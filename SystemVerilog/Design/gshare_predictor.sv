==> flow/design.v <==
`timescale 1ns / 1ps
package common;
    localparam REGISTER_FILE_SIZE = 32;  
    localparam logic [9:0] BEQ_INSTRUCTION = {3'b000, 7'b1100011};
    localparam logic [9:0] BNE_INSTRUCTION = {3'b001, 7'b1100011};
    localparam logic [9:0] BLT_INSTRUCTION = {3'b100, 7'b1100011};
    localparam logic [9:0] BGE_INSTRUCTION = {3'b101, 7'b1100011};
    localparam logic [9:0] BLTU_INSTRUCTION = {3'b110, 7'b1100011};
    localparam logic [9:0] BGEU_INSTRUCTION = {3'b111, 7'b1100011}; 
    typedef enum logic [3:0]
    {
        ALU_AND  = 4'b0000,       
        ALU_OR   = 4'b0001,
        ALU_XOR  = 4'b0010,
        ALU_ADD  = 4'b0011,               
        ALU_SUB = 4'b0100,
        ALU_SLT = 4'b0101,   
        ALU_SLTU = 4'b0110,  
        ALU_SLL = 4'b0111,   
        ALU_SRL = 4'b1000,   
        ALU_SRA = 4'b1001,   
        ALU_LUI = 4'b1010,
        B_BNE   = 4'b1011,  
        B_BLT   = 4'b1100,  
        B_BGE   = 4'b1101,  
        B_LTU   = 4'b1110,  
        B_GEU   = 4'b1111   
    } alu_op_type;
    typedef enum logic [1:0]
    {
        FORWARD_NONE,
        FORWARD_FROM_MEM,
        FORWARD_FROM_EX
    } forward_type;
    typedef enum logic [2:0]
    {
        NONE_TYPE,
        R_TYPE,
        I_TYPE,
        S_TYPE,
        B_TYPE,
        U_TYPE,
        J_TYPE
    } encoding_type;
    typedef struct packed
    {
        alu_op_type alu_op;
        encoding_type encoding;
        logic alu_src;
        logic mem_read;
        logic mem_write;
        logic reg_write;
        logic mem_to_reg;
        logic [1:0] mem_size;  
        logic mem_sign;
        logic is_branch;
    } control_type;
    typedef struct packed
    {
        logic [6:0] funct7;
        logic [4:0] rs2;
        logic [4:0] rs1;
        logic [2:0] funct3;
        logic [4:0] rd;
        logic [6:0] opcode;
    } instruction_type;
    typedef struct  packed
    {
        logic [31:0] pc;
        instruction_type instruction;
        logic decpompress_failed;
    } if_id_type;
    typedef struct packed
    {
        logic [4:0] reg_rs1_id;
        logic [4:0] reg_rs2_id;
        logic [4:0] reg_rd_id;
        logic [31:0] data1;
        logic [31:0] data2;
        logic [31:0] immediate_data;
        logic [31:0] pc;  
        control_type control;
        logic decpompress_failed;
        logic instruction_illegal;
    } id_ex_type;
    typedef struct packed
    {
        logic [4:0] reg_rd_id;
        control_type control;
        logic [31:0] alu_data;
        logic [31:0] pc;
        logic [31:0] memory_data;
    } ex_mem_type;
    typedef struct packed
    {
        logic [4:0] reg_rd_id;
        logic [31:0] memory_data;
        logic [31:0] alu_data;
        logic [31:0] pc;
        control_type control;
    } mem_wb_type;
    function [31:0] immediate_extension(instruction_type instruction, encoding_type inst_encoding);
        case (inst_encoding)
            I_TYPE: immediate_extension = { {20{instruction.funct7[6]}}, {instruction.funct7, instruction.rs2} };
            S_TYPE: immediate_extension = { {20{instruction.funct7[6]}}, {instruction.funct7, instruction.rd} };
            B_TYPE: immediate_extension = 
                { {20{instruction.funct7[6]}}, {instruction.funct7[6], instruction.rd[0], instruction.funct7[5:0], instruction.rd[4:1]}, 1'b0 };
            U_TYPE : immediate_extension = {instruction[31:12], 12'b0};
            J_TYPE : immediate_extension = { {12{instruction[31]}}, instruction[19:12], instruction[20], instruction[30:21], 1'b0 };
            default: immediate_extension = { {20{instruction.funct7[6]}}, {instruction.funct7, instruction.rs2} };
        endcase 
    endfunction
endpackage
`timescale 1ns / 1ps
module gshare_predictor #(
    parameter GHR_BITS = 8,
    parameter BHT_SIZE = 256
    )(
    input logic clk,
    input logic reset_n,
    input logic [31:0] pc,
    input logic update,             
    input logic actual_taken,       
    output logic prediction         
    );
    logic [GHR_BITS - 1:0] ghr, ghr_d;   
    logic [1:0] bht [0:BHT_SIZE - 1];   
    logic [$clog2(BHT_SIZE) - 1:0] index; 
    logic [1:0] counter;   
    logic [7:0] pc_part;
    logic [31:0] pc_generating_branch;
    assign pc_part = pc[GHR_BITS + 1 : 2];  
    assign index = pc_part ^ ghr_d; 
    assign counter = bht[index];
    assign prediction = counter[1];
    always_ff @(posedge clk or negedge reset_n) begin
        if (!reset_n)
        begin
            ghr <= '0;
            ghr_d <= '0;
            for (int i = 0; i < BHT_SIZE; i ++) begin
                bht[i] <= 2'b01;  
            end
        end
        else begin
            ghr_d <= ghr;  
            if (update) begin
                ghr <= {ghr[GHR_BITS - 2 : 0], actual_taken};
                case (bht[index])
                    2'b00: bht[index] <= actual_taken ? 2'b01 : 2'b00;  
                    2'b01: bht[index] <= actual_taken ? 2'b10 : 2'b00;  
                    2'b10: bht[index] <= actual_taken ? 2'b11 : 2'b01;  
                    2'b11: bht[index] <= actual_taken ? 2'b11 : 2'b10;  
                endcase
            end
        end
    end
endmodule
---- Tool chain data of gshare_predictor ----
What the tools print for gshare_predictor, step after step.
Line numbers count from 1 in the design file above.
Library cell names are shortened.
A cell with - has no value.
design
  top ..................................... gshare_predictor
  clock input ............................. clk
  library ................................. sky130hd
  timing corner ........................... tt_025C_1v80

---- Elaborated design ----
Yosys after proc, flatten, opt, wreduce and memory -nomap, before mapping. Print and check cells are not counted.
storage and ports
  register bits after elaboration ......... 528
  bits in latches ......................... 0
  RAM bits ................................ 0
  ROM bits ................................ 0
  word width x clocked read ports ......... 0
  memories kept ........................... 0
  input port bits ......................... 36
  word-level cells ........................ 3086
cells by class
  add/subtract/negate cells ............... 0
  $mul .................................... 0
  div/mod/pow operators ................... 0
  order comparisons ....................... 0
  equal/unequal tests ..................... 1282
  shift-type cells ........................ 0
  muxes and demuxes ....................... 1286
  bitwise logic cells ..................... 1
  reductions and logical operators ........ 259
operators by type and width
  kind                                                                    count
  2-bit 2-to-1 mux                                                        1027
  2-bit parallel mux with 4-bit select                                    256
  2-bit != test (second input constant)                                   1021
  6-bit AND reduction                                                     256
  8-bit equality test (second input constant)                             128
  8-bit by 7-bit equality test with 1-bit output (second input constant)  64
  2-bit parallel mux with 256-bit select                                  1
  8-bit by 6-bit equality test with 1-bit output (second input constant)  32
  8-bit by 5-bit equality test with 1-bit output (second input constant)  16
  8-bit by 4-bit equality test with 1-bit output (second input constant)  8
  8-bit by 3-bit equality test with 1-bit output (second input constant)  4
  8-bit by 2-bit equality test with 1-bit output (second input constant)  2
  8-bit by 1-bit equality test with 1-bit output (second input constant)  1
  8-bit bitwise XOR                                                       1
  8-bit logical NOT                                                       1
  2-bit by 1-bit != test with 1-bit output (second input constant)        3
  2-bit equality test (second input constant)                             2
  4-bit nonzero test                                                      1
  2-bit by 1-bit equality test with 1-bit output (second input constant)  1
  2-bit logical NOT                                                       1
  1-bit 2-to-1 mux                                                        2

---- Depth ----
Depth = most cells in a row (Yosys ltp): at word level without a register or memory, in the mapped netlist without a sequential cell, where the memories' decode and read muxes count.
logic depth
  depth in word-level cells ............... 7
  ABC_AREA ................................ 0
  gate-level depth with buffers ........... 16
  mapped depth without buffers ............ 10

---- After synthesis ----
Source: synth_stat.txt of the flow (Yosys; design flattened, memories mapped). It holds for the ABC_AREA given above (unset counts as 0); a run with the other value may have another netlist.
synthesis totals
  standard cells after synthesis .......... 3127
  chip area (Yosys) ....................... 0.0281545 mm^2
  sequential area ......................... 0.013533 mm^2
  flip-flop cells ......................... 528
cell types
  cell type  count  area in all (um^2)
  dfrtp_1    272    6.81E+03
  dfstp_2    256    6.73E+03
  nor2_1     342    1.28E+03
  nand2_1    334    1.25E+03
  o41ai_1    143    1.25E+03
  a31oi_1    170    1063.52
  nand3_1    194    970.931
  o31ai_1    121    908.371
  a41oi_1    101    884.598
  o21ai_0    168    840.806
  nand4_1    122    763.232
  clkbuf_1   198    743.213
  a21oi_1    137    685.658
  buf_2      129    645.619
  a22oi_1    64     480.461
  nor4_1     75     469.2
  mux2_2     20     225.216
  a22o_1     18     157.651
Other cell types: 37; their cells: 263.

---- Worst setup path after synthesis ----
OpenSTA on the mapped netlist: ideal clock, no wires. The path of least setup slack (recovery checks aside). Input and output delay are each 20% of the period. Register names are those of the netlist, which keeps one name where synthesis merged equal registers.
timing after synthesis
  path kind ............................... in2out
  start point ............................. input port pc[8]
  end point ............................... output port prediction
  clock period ............................ 5.6 ns
  external input delay .................... 1.120 ns
  external output delay ................... 1.120 ns
  launch time at the first pin ............ 1.120 ns
  arrival ................................. 3.466 ns
  required time ........................... 4.480 ns
  path slack .............................. 1.014 ns
  path delay .............................. 2.346 ns
  stages on the path ...................... 12
  buffers on the path ..................... 4
  period reached after synthesis .......... 4.586 ns
"path delay" is the arrival time less input delay plus setup time.
A path that ends at an output port has no setup time.
"stages on the path" counts driving pins, that of a launching flip-flop among them; a cell with two outputs on the path counts twice.
"period reached after synthesis" = period - worst setup slack (recovery checks aside). The figure is calculated, with input and output delays left at 20% of the set period.
The rows between start and end are the longest chain of elaborated cells between them; the timing report does not say that the signal goes this way. Where chains are equally long, one stands for them.
Each line given opens the expression or statement behind the cell; cells for indexed reads and writes are added by Yosys, which also makes memories of some case tables.
on the way, after synthesis
  path through ............................ xnor2_1 -> buf_2 -> buf_2 -> buf_2 -> buf_2 -> mux2_2 -> nand4_1 -> nand2_1 -> nor4_1 -> nand4_1 -> nor4_1 -> nand4b_1
  length of the longest elaborated chain .. 3
  elaborated cells between the ends (all ways) .. 258
  those cells by class .................... eq/ne (255); mux (1); logic (1); reduce/logical (1)
ends and longest elaborated chain, after synthesis
  item                                    line  RTL
  from (decl)                             121   input logic [31:0] pc,
  8-bit bitwise XOR                       133   assign index = pc_part ^ ghr_d;
  8-bit equality test                     134   assign counter = bht[index];
  2-bit parallel mux with 256-bit select  134
  to (decl)                               124   output logic prediction

---- Timing after layout ----
Path of least setup slack in the final report of run A (OpenROAD, finished layout, wires in). Where an end is a register, its clock arrival counts in the times.
timing post-layout
  path kind ............................... reg2out
  start point ............................. register ghr_d[6]
  end point ............................... output port prediction
  clock period ............................ 3.07 ns
  external output delay ................... 0.61 ns
  launch time at the first pin ............ 0.68 ns
  arrival ................................. 4.13 ns
  required time ........................... 2.46 ns
  path slack .............................. -1.68 ns
  stages on the path ...................... 17
  buffers on the path ..................... 8
The rows between start and end are the longest chain of elaborated cells between them; the timing report does not say that the signal goes this way. Where chains are equally long, one stands for them.
on the way, post-layout
  path through ............................ dfrtp_2 -> xor2_4 -> buf_12 -> buf_6 -> buf_4 -> nor4_4 -> buf_4 -> buf_4 -> buf_4 -> o41ai_4 -> nand3_1 -> nor4_4 -> and4_1 -> and3_1 -> nand4b_1 -> buf_6 -> buf_6
  length of the longest elaborated chain .. 3
  elaborated cells between the ends (all ways) .. 258
  those cells by class .................... eq/ne (255); mux (1); logic (1); reduce/logical (1)
ends and longest elaborated chain, post-layout
  item                                    line  RTL
  from (decl)                             126   logic [GHR_BITS - 1:0] ghr, ghr_d;
  from (assign)                           140   ghr_d <= '0;
  from (assign)                           146   ghr_d <= ghr;
  8-bit bitwise XOR                       133   assign index = pc_part ^ ghr_d;
  8-bit equality test                     134   assign counter = bht[index];
  2-bit parallel mux with 256-bit select  134
  to (decl)                               124   output logic prediction

==> runs of gshare_predictor <==
Design gshare_predictor on sky130hd. What follows are 2 stored runs of the flow, each under its own settings; their order means nothing. The constraints put input and output delay at 20% of the set period each and load the outputs with 0.01 pF.
"reached clock period" = clock period - worst setup slack. The figure is calculated, with input and output delays left at 20% of the set period.
"worst path time" means the part of the period allowed to the worst setup path (the constraints hold back 20% at inputs and 20% at outputs) less its slack; where the path has registers, the arrival times of their clocks count too.
"total power after layout": no workload was simulated; the value follows from the tool's default switching activity.

---- run A ----
settings
  period_ns = 3.07
  CORE_UTILIZATION = 17
  SETUP_SLACK_MARGIN = 0.78
  PLACE_DENSITY_LB_ADDON = 0.25
  CELL_PAD_IN_SITES_GLOBAL_PLACEMENT = 1
  MAX_ROUTING_LAYER = met4
  CAP_MARGIN = 20
  CORE_MARGIN = 2
  SLEW_MARGIN = 20
results
  final setup TNS ......................... -781.740 ns
  worst-case hold slack ................... 0.390 ns
  total power after layout ................ 52185 uW
  worst path time ......................... 4.13 ns
  kind of the worst setup path ............ reg2out
  standard-cell area after routing ........ 0.0522213 mm^2
  synthesized cell area ................... 0.0281545 mm^2
  reached clock period .................... 4.748 ns
  setup slack of the critical path ........ -1.678 ns
  die size ................................ 0.168884 mm^2

---- run B ----
settings
  period_ns = 5.31
  CORE_UTILIZATION = 31
  CAP_MARGIN = 20
  CORE_MARGIN = 2
  SLEW_MARGIN = 20
results
  final setup TNS ......................... 0.000 ns
  worst-case hold slack ................... 0.377 ns
  total power after layout ................ 20423 uW
  worst path time ......................... 3.12 ns
  kind of the worst setup path ............ in2out
  standard-cell area after routing ........ 0.0377562 mm^2
  synthesized cell area ................... 0.0281545 mm^2
  reached clock period .................... 5.247 ns
  setup slack of the critical path ........ 0.063 ns
  die size ................................ 0.0932478 mm^2
